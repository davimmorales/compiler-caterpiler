==> flow/design.v <==
module simpleInstructionsRam(clock, address, iRAMOutput);
	 input [9:0] address;
	 input clock;
	 output [31:0] iRAMOutput;
	 integer firstClock = 0;
	 reg [31:0] instructionsRAM[145:0];
	 always @ ( posedge clock ) begin
	 	 if (firstClock==0) begin
	 	 instructionsRAM[0] <= 32'b01101100000000000000000000000000; 
	 	 instructionsRAM[1] <= 32'b01010100000000000000000001000110; 
	 	 instructionsRAM[2] <= 32'b01101000001000000000000000000100; 
	 	 instructionsRAM[3] <= 32'b00000100111000010000000000000000; 
	 	 instructionsRAM[4] <= 32'b01100100111000000000000000000010; 
	 	 instructionsRAM[5] <= 32'b01100000011000000000000000000010; 
	 	 instructionsRAM[6] <= 32'b01101000100000000000000000000000; 
	 	 instructionsRAM[7] <= 32'b01011100001001000001100000000000; 
	 	 instructionsRAM[8] <= 32'b00000100111000010000000000000000; 
	 	 instructionsRAM[9] <= 32'b01111100000001110000000000000000; 
	 	 instructionsRAM[10] <= 32'b01001100000000000000000000111001; 
	 	 instructionsRAM[11] <= 32'b01101000001000000000000000000000; 
	 	 instructionsRAM[12] <= 32'b00000100111000010000000000000000; 
	 	 instructionsRAM[13] <= 32'b01100100111000000000000000000001; 
	 	 instructionsRAM[14] <= 32'b01100000011000000000000000000001; 
	 	 instructionsRAM[15] <= 32'b01100000100000000000000000000010; 
	 	 instructionsRAM[16] <= 32'b01011100001000110010000000000000; 
	 	 instructionsRAM[17] <= 32'b00000100111000010000000000000000; 
	 	 instructionsRAM[18] <= 32'b01111100000001110000000000000000; 
	 	 instructionsRAM[19] <= 32'b01001100000000000000000000101011; 
	 	 instructionsRAM[20] <= 32'b01100000011000000000000000000001; 
	 	 instructionsRAM[21] <= 32'b00000100001000110000000000000001; 
	 	 instructionsRAM[22] <= 32'b00000100111000010000000000000000; 
	 	 instructionsRAM[23] <= 32'b01100100111000000000000000000011; 
	 	 instructionsRAM[24] <= 32'b01100000011000000000000000000001; 
	 	 instructionsRAM[25] <= 32'b00000100100000110000000000000101; 
	 	 instructionsRAM[26] <= 32'b10000100001001000000000000000000; 
	 	 instructionsRAM[27] <= 32'b00000100111000010000000000000000; 
	 	 instructionsRAM[28] <= 32'b01100000011000000000000000000011; 
	 	 instructionsRAM[29] <= 32'b00000100100000110000000000000101; 
	 	 instructionsRAM[30] <= 32'b10000100001001000000000000000000; 
	 	 instructionsRAM[31] <= 32'b00000101000000010000000000000000; 
	 	 instructionsRAM[32] <= 32'b00000100011001110000000000000000; 
	 	 instructionsRAM[33] <= 32'b00000100100010000000000000000000; 
	 	 instructionsRAM[34] <= 32'b01011100001001000001100000000000; 
	 	 instructionsRAM[35] <= 32'b00000100111000010000000000000000; 
	 	 instructionsRAM[36] <= 32'b01111100000001110000000000000000; 
	 	 instructionsRAM[37] <= 32'b01001100000000000000000000010100; 
	 	 instructionsRAM[38] <= 32'b01100000011000000000000000000001; 
	 	 instructionsRAM[39] <= 32'b00000100100000110000000000000101; 
	 	 instructionsRAM[40] <= 32'b10000100001001000000000000000000; 
	 	 instructionsRAM[41] <= 32'b00000100111000010000000000000000; 
	 	 instructionsRAM[42] <= 32'b01100100111000000000000000001011; 
	 	 instructionsRAM[43] <= 32'b01100000011000000000000000000011; 
	 	 instructionsRAM[44] <= 32'b00000100100000110000000000000101; 
	 	 instructionsRAM[45] <= 32'b10000100001001000000000000000000; 
	 	 instructionsRAM[46] <= 32'b00000100111000010000000000000000; 
	 	 instructionsRAM[47] <= 32'b01100100111000000000000000001100; 
	 	 instructionsRAM[48] <= 32'b01100000011000000000000000001100; 
	 	 instructionsRAM[49] <= 32'b00000100111000110000000000000000; 
	 	 instructionsRAM[50] <= 32'b01100000011000000000000000000001; 
	 	 instructionsRAM[51] <= 32'b00000100100000110000000000000101; 
	 	 instructionsRAM[52] <= 32'b10001000111001000000000000000000; 
	 	 instructionsRAM[53] <= 32'b01100000011000000000000000001011; 
	 	 instructionsRAM[54] <= 32'b00000100111000110000000000000000; 
	 	 instructionsRAM[55] <= 32'b01100000011000000000000000000011; 
	 	 instructionsRAM[56] <= 32'b00000100100000110000000000000101; 
	 	 instructionsRAM[57] <= 32'b10001000111001000000000000000000; 
	 	 instructionsRAM[58] <= 32'b01100000011000000000000000000001; 
	 	 instructionsRAM[59] <= 32'b00000100001000110000000000000001; 
	 	 instructionsRAM[60] <= 32'b00000100111000010000000000000000; 
	 	 instructionsRAM[61] <= 32'b01100100111000000000000000000001; 
	 	 instructionsRAM[62] <= 32'b01010100000000000000000000001110; 
	 	 instructionsRAM[63] <= 32'b01100000011000000000000000000010; 
	 	 instructionsRAM[64] <= 32'b00001100001000110000000000000001; 
	 	 instructionsRAM[65] <= 32'b00000100111000010000000000000000; 
	 	 instructionsRAM[66] <= 32'b01100100111000000000000000000010; 
	 	 instructionsRAM[67] <= 32'b01010100000000000000000000000101; 
	 	 instructionsRAM[68] <= 32'b10000100001111110000000000000000; 
	 	 instructionsRAM[69] <= 32'b10001100000000010000000000000000; 
	 	 instructionsRAM[70] <= 32'b01101000001000000000000000001111; 
	 	 instructionsRAM[71] <= 32'b00000100111000010000000000000000; 
	 	 instructionsRAM[72] <= 32'b01100100111000000000000000010000; 
	 	 instructionsRAM[73] <= 32'b01101000001000000000000001001000; 
	 	 instructionsRAM[74] <= 32'b00000100111000010000000000000000; 
	 	 instructionsRAM[75] <= 32'b01100100111000000000000000010001; 
	 	 instructionsRAM[76] <= 32'b01101000001000000000000000001110; 
	 	 instructionsRAM[77] <= 32'b00000100111000010000000000000000; 
	 	 instructionsRAM[78] <= 32'b01100100111000000000000000010010; 
	 	 instructionsRAM[79] <= 32'b01101000001000000000000000000001; 
	 	 instructionsRAM[80] <= 32'b00000100111000010000000000000000; 
	 	 instructionsRAM[81] <= 32'b01100100111000000000000000010011; 
	 	 instructionsRAM[82] <= 32'b01101000001000000000000000000011; 
	 	 instructionsRAM[83] <= 32'b00000100111000010000000000000000; 
	 	 instructionsRAM[84] <= 32'b01100100111000000000000000010100; 
	 	 instructionsRAM[85] <= 32'b01101000001000000000000000000101; 
	 	 instructionsRAM[86] <= 32'b00000100111000010000000000000000; 
	 	 instructionsRAM[87] <= 32'b01100100111000000000000000011000; 
	 	 instructionsRAM[88] <= 32'b01100000001000000000000000010000; 
	 	 instructionsRAM[89] <= 32'b01100000001000000000000000010000; 
	 	 instructionsRAM[90] <= 32'b01100100001000000000000000000101; 
	 	 instructionsRAM[91] <= 32'b01100000001000000000000000010001; 
	 	 instructionsRAM[92] <= 32'b01100100001000000000000000000110; 
	 	 instructionsRAM[93] <= 32'b01100000001000000000000000010010; 
	 	 instructionsRAM[94] <= 32'b01100100001000000000000000000111; 
	 	 instructionsRAM[95] <= 32'b01100000001000000000000000010011; 
	 	 instructionsRAM[96] <= 32'b01100100001000000000000000001000; 
	 	 instructionsRAM[97] <= 32'b01100000001000000000000000010100; 
	 	 instructionsRAM[98] <= 32'b01100100001000000000000000001001; 
	 	 instructionsRAM[99] <= 32'b01100000001000000000000000010101; 
	 	 instructionsRAM[100] <= 32'b01100100001000000000000000001010; 
	 	 instructionsRAM[101] <= 32'b01101000001000000000000000000101; 
	 	 instructionsRAM[102] <= 32'b01100100001000000000000000000000; 
	 	 instructionsRAM[103] <= 32'b01101011111000000000000000011010; 
	 	 instructionsRAM[104] <= 32'b00000111111111110000000000000001; 
	 	 instructionsRAM[105] <= 32'b01101000001000000000000001101100; 
	 	 instructionsRAM[106] <= 32'b10001000001111110000000000000000; 
	 	 instructionsRAM[107] <= 32'b01010100000000000000000000000010; 
	 	 instructionsRAM[108] <= 32'b00001111111111110000000000000001; 
	 	 instructionsRAM[109] <= 32'b01100000001000000000000000000101; 
	 	 instructionsRAM[110] <= 32'b01100100001000000000000000010000; 
	 	 instructionsRAM[111] <= 32'b01100000001000000000000000000110; 
	 	 instructionsRAM[112] <= 32'b01100100001000000000000000010001; 
	 	 instructionsRAM[113] <= 32'b01100000001000000000000000000111; 
	 	 instructionsRAM[114] <= 32'b01100100001000000000000000010010; 
	 	 instructionsRAM[115] <= 32'b01100000001000000000000000001000; 
	 	 instructionsRAM[116] <= 32'b01100100001000000000000000010011; 
	 	 instructionsRAM[117] <= 32'b01100000001000000000000000001001; 
	 	 instructionsRAM[118] <= 32'b01100100001000000000000000010100; 
	 	 instructionsRAM[119] <= 32'b01100000001000000000000000001010; 
	 	 instructionsRAM[120] <= 32'b01100100001000000000000000010101; 
	 	 instructionsRAM[121] <= 32'b01101000001000000000000000000000; 
	 	 instructionsRAM[122] <= 32'b00000100111000010000000000000000; 
	 	 instructionsRAM[123] <= 32'b01100100111000000000000000010111; 
	 	 instructionsRAM[124] <= 32'b01100000001000000000000000010000; 
	 	 instructionsRAM[125] <= 32'b00000100111000010000000000000000; 
	 	 instructionsRAM[126] <= 32'b00000100001001110000000000000000; 
	 	 instructionsRAM[127] <= 32'b10000000001000000000000000000000; 
	 	 instructionsRAM[128] <= 32'b01100000001000000000000000010001; 
	 	 instructionsRAM[129] <= 32'b00000101000000010000000000000000; 
	 	 instructionsRAM[130] <= 32'b00000100001010000000000000000000; 
	 	 instructionsRAM[131] <= 32'b10000000001000000000000000000000; 
	 	 instructionsRAM[132] <= 32'b01100000001000000000000000010010; 
	 	 instructionsRAM[133] <= 32'b00000101001000010000000000000000; 
	 	 instructionsRAM[134] <= 32'b00000100001010010000000000000000; 
	 	 instructionsRAM[135] <= 32'b10000000001000000000000000000000; 
	 	 instructionsRAM[136] <= 32'b01100000001000000000000000010011; 
	 	 instructionsRAM[137] <= 32'b00000101010000010000000000000000; 
	 	 instructionsRAM[138] <= 32'b00000100001010100000000000000000; 
	 	 instructionsRAM[139] <= 32'b10000000001000000000000000000000; 
	 	 instructionsRAM[140] <= 32'b01100000001000000000000000010100; 
	 	 instructionsRAM[141] <= 32'b00000101011000010000000000000000; 
	 	 instructionsRAM[142] <= 32'b00000100001010110000000000000000; 
	 	 instructionsRAM[143] <= 32'b10000000001000000000000000000000; 
	 	 instructionsRAM[144] <= 32'b01110000000000000000000000000000; 
	 	 firstClock <= 0;
	 	 end
	 end
	 assign iRAMOutput = instructionsRAM[address];
endmodule  
======== From RTL to reports: simpleInstructionsRam ========
What the tools print for simpleInstructionsRam, step after step.
Lines are those of the file above, counted from 1.
Operators carry their Yosys type and port widths (W data, S select, Z words).
Library cell names are shortened.
A cell with - has no value.
design
  top ..................................... simpleInstructionsRam
  clock port .............................. clock
  standard-cell library ................... sky130hd
  corner .................................. tt_025C_1v80

======== Word-level counts ========
Source: Yosys, flattened and elaborated. Widths are those after wreduce; folded enables and synchronous resets count as part of the registers. Registers that Yosys merges into a memory's read port (data or address) are not register bits. Print and check cells do not count. Equal cells are merged and count once.
storage and ports
  bits of input ports ..................... 11
  word-level cells ........................ 169
  flip-flop bits (word level) ............. 0
  output and inout port bits .............. 32
cells by class
  eq/ne operators ......................... 145
  reductions and logical operators ........ 23
  mux-type cells .......................... 1
operator list
  operator              number
  $pmux W32 S91         1
  $eq A8 B7 Y1 const B  64
  $eq A8 B6 Y1 const B  32
  $eq A8 B8 Y1 const B  18
  $eq A8 B5 Y1 const B  16
  $eq A8 B4 Y1 const B  8
  $eq A8 B3 Y1 const B  4
  $reduce_or A2 Y1      14
  $reduce_or A19 Y1     1
  $eq A8 B2 Y1 const B  2
  $reduce_or A6 Y1      2
  $reduce_or A3 Y1      3
  $eq A8 B1 Y1 const B  1
  $logic_not A8 Y1      1
  $reduce_or A5 Y1      1
  $reduce_or A4 Y1      1

======== Depth ========
Depth = most cells in a row (Yosys ltp): at word level without a register or memory, in the mapped netlist without a sequential cell, where the memories' decode and read muxes count.
depth
  depth in word-level cells ............... 3
  ABC_AREA ................................ 1
  depth in mapped cells ................... 15
  gate-level depth less buffers ........... 14

======== Mapped cells and area ========
Source: synth_stat.txt of the flow (Yosys; design flattened, memories mapped). It holds for the ABC_AREA given above (unset counts as 0); a run with the other value may have another netlist.
cell types
  cell type  number  area in all (sq um)
  nand2_1    193     724.445
  nor2_1     124     465.446
  nand3_1    39      195.187
  inv_1      39      146.39
  o21ai_0    24      120.115
  nor3_1     18      90.086
  nand4_1    14      87.584
  buf_4      7       52.55
  nor4_1     8       50.048
  a21oi_1    9       45.043
  o211ai_1   3       22.522
  buf_2      4       20.019
  o2111ai_1  2       17.517
  nand3b_1   2       15.014
  nor3b_1    2       15.014
  a31oi_1    2       12.512
  o21ai_1    2       10.01
  clkbuf_1   2       7.507
Other cell types: 5; their cells: 5.
mapped netlist
  mapped flip-flops ....................... 0
  sequential part of the area ............. 0.0 sq um
  chip area (Yosys) ....................... 2123.3 sq um
  standard cells after synthesis .......... 499
  buffer cells ............................ 13

======== Path before layout ========
Path of least setup slack by OpenSTA after synthesis, without wires, with an ideal clock, recovery checks aside; 20% of the period is set as input and as output delay. Where synthesis merged equal registers, the netlist keeps one of their names.
path post-synthesis
  kind .................................... input -> output
  start ................................... input address[3]
  end ..................................... output iRAMOutput[30]
  path slack .............................. 0.310 ns
  arrival ................................. 1.978 ns
  output delay ............................ 0.572 ns
  required time ........................... 2.288 ns
  clock period ............................ 2.86 ns
  time at the first pin ................... 0.572 ns
  delay of the path ....................... 1.406 ns
  buffers on the path ..................... 1
  stages on the path ...................... 12
  input delay ............................. 0.572 ns
  period reached after synthesis .......... 2.55 ns
"delay of the path" = arrival - input delay + setup time.
At an output port there is no setup time.
"stages on the path" counts driving pins, that of a launching flip-flop among them; a cell with two outputs on the path counts twice.
"period reached after synthesis" is the clock period less the worst setup slack; recovery checks do not enter. This is arithmetic on one report: input and output delays are still those of the set period (20% each).
Between the ends stands the longest chain of elaborated cells between them, by number of cells; it is not shown to be the way that was timed. Of several equally long chains one is given.
A line is the first line of the expression or statement that the cell stems from. Yosys adds cells for indexed reads and writes and turns some case tables into memories.
on the way, post-synthesis
  cell sequence ........................... buf_2 > inv_2 > nand2_1 > nor2_1 > nand2_1 > o21ai_0 > nor2_1 > nand2_1 > nor2_1 > nand3_1 > nor2_1 > nand2_1
  length of the longest elaborated chain .. 3
  elaborated cells on any way between the ends .. 169
  source lines of those cells ............. 1
  those cells by class .................... eq/ne: 145; mux: 1; reduce/logical: 23
RTL lines, path post-synthesis
  element           RTL line  text
  start, declared   2         input [9:0] address;
  $eq A8 B8 Y1      157       assign iRAMOutput = instructionsRAM[address];
  $reduce_or A5 Y1  -
  $pmux W32 S91     157
  end, declared     4         output [31:0] iRAMOutput;
Some nets on the timed path still bear RTL names; the line given drives or declares the net.
named nets, post-synthesis
  signal          RTL line
  iRAMOutput[11]  157

Record of 2 stored runs of the RTL-to-layout flow on simpleInstructionsRam, platform sky130hd. The runs are unordered. Constraints: input delay and output delay 20% of the set period each, output load 0.01 pF.

Flow files of entry A
==> flow/run.sh <==
#!/bin/bash
# the make line also repeats the synthesis and layout settings of config.mk as NAME=value (left out here)
make -C /OpenROAD-flow-scripts/flow DESIGN_CONFIG=/design/flow/config.mk WORK_HOME=/design/flow/orfs CLKGATE_MAP_FILE= finish
==> flow/config.mk <==
export PLATFORM = sky130hd
export DESIGN_NAME = simpleInstructionsRam
export DESIGN_NICKNAME = simpleInstructionsRam
export VERILOG_FILES = /design/flow/design.v
export SDC_FILE = /design/flow/constraint.sdc
export NUM_CORES = 4
export LEC_CHECK = 0
export ABC_AREA = 1
export CAP_MARGIN = 30
export CORE_ASPECT_RATIO = 0.91
export CORE_MARGIN = 3
export CORE_UTILIZATION = 67
export GPL_ROUTABILITY_DRIVEN = 0
export MAX_ROUTING_LAYER = met5
export PLACE_DENSITY_LB_ADDON = 0.23
export SLEW_MARGIN = 0
==> flow/constraint.sdc <==
create_clock -name core_clock -period 2.48 [get_ports {clock}]
set_input_delay 0.4960 -clock core_clock [delete_from_list [all_inputs] [get_ports {clock}]]
set_output_delay 0.4960 -clock core_clock [all_outputs]
set_load 0.01 [all_outputs]

report of entry A: did not finish, place, DPL-0038

Flow files of entry B
==> flow/run.sh <==
#!/bin/bash
# the make line also repeats the synthesis and layout settings of config.mk as NAME=value (left out here)
make -C /OpenROAD-flow-scripts/flow DESIGN_CONFIG=/design/flow/config.mk WORK_HOME=/design/flow/orfs CLKGATE_MAP_FILE= finish
==> flow/config.mk <==
export PLATFORM = sky130hd
export DESIGN_NAME = simpleInstructionsRam
export DESIGN_NICKNAME = simpleInstructionsRam
export VERILOG_FILES = /design/flow/design.v
export SDC_FILE = /design/flow/constraint.sdc
export NUM_CORES = 4
export LEC_CHECK = 0
export CAP_MARGIN = 20
export CORE_MARGIN = 2
export CORE_UTILIZATION = 64
export GPL_TIMING_DRIVEN = 1
export MAX_ROUTING_LAYER = met5
export MIN_ROUTING_LAYER = met1
export SLEW_MARGIN = 20
==> flow/constraint.sdc <==
create_clock -name core_clock -period 2.36 [get_ports {clock}]
set_input_delay 0.4720 -clock core_clock [delete_from_list [all_inputs] [get_ports {clock}]]
set_output_delay 0.4720 -clock core_clock [all_outputs]
set_load 0.01 [all_outputs]

report of entry B: did not finish, place, DPL-0038
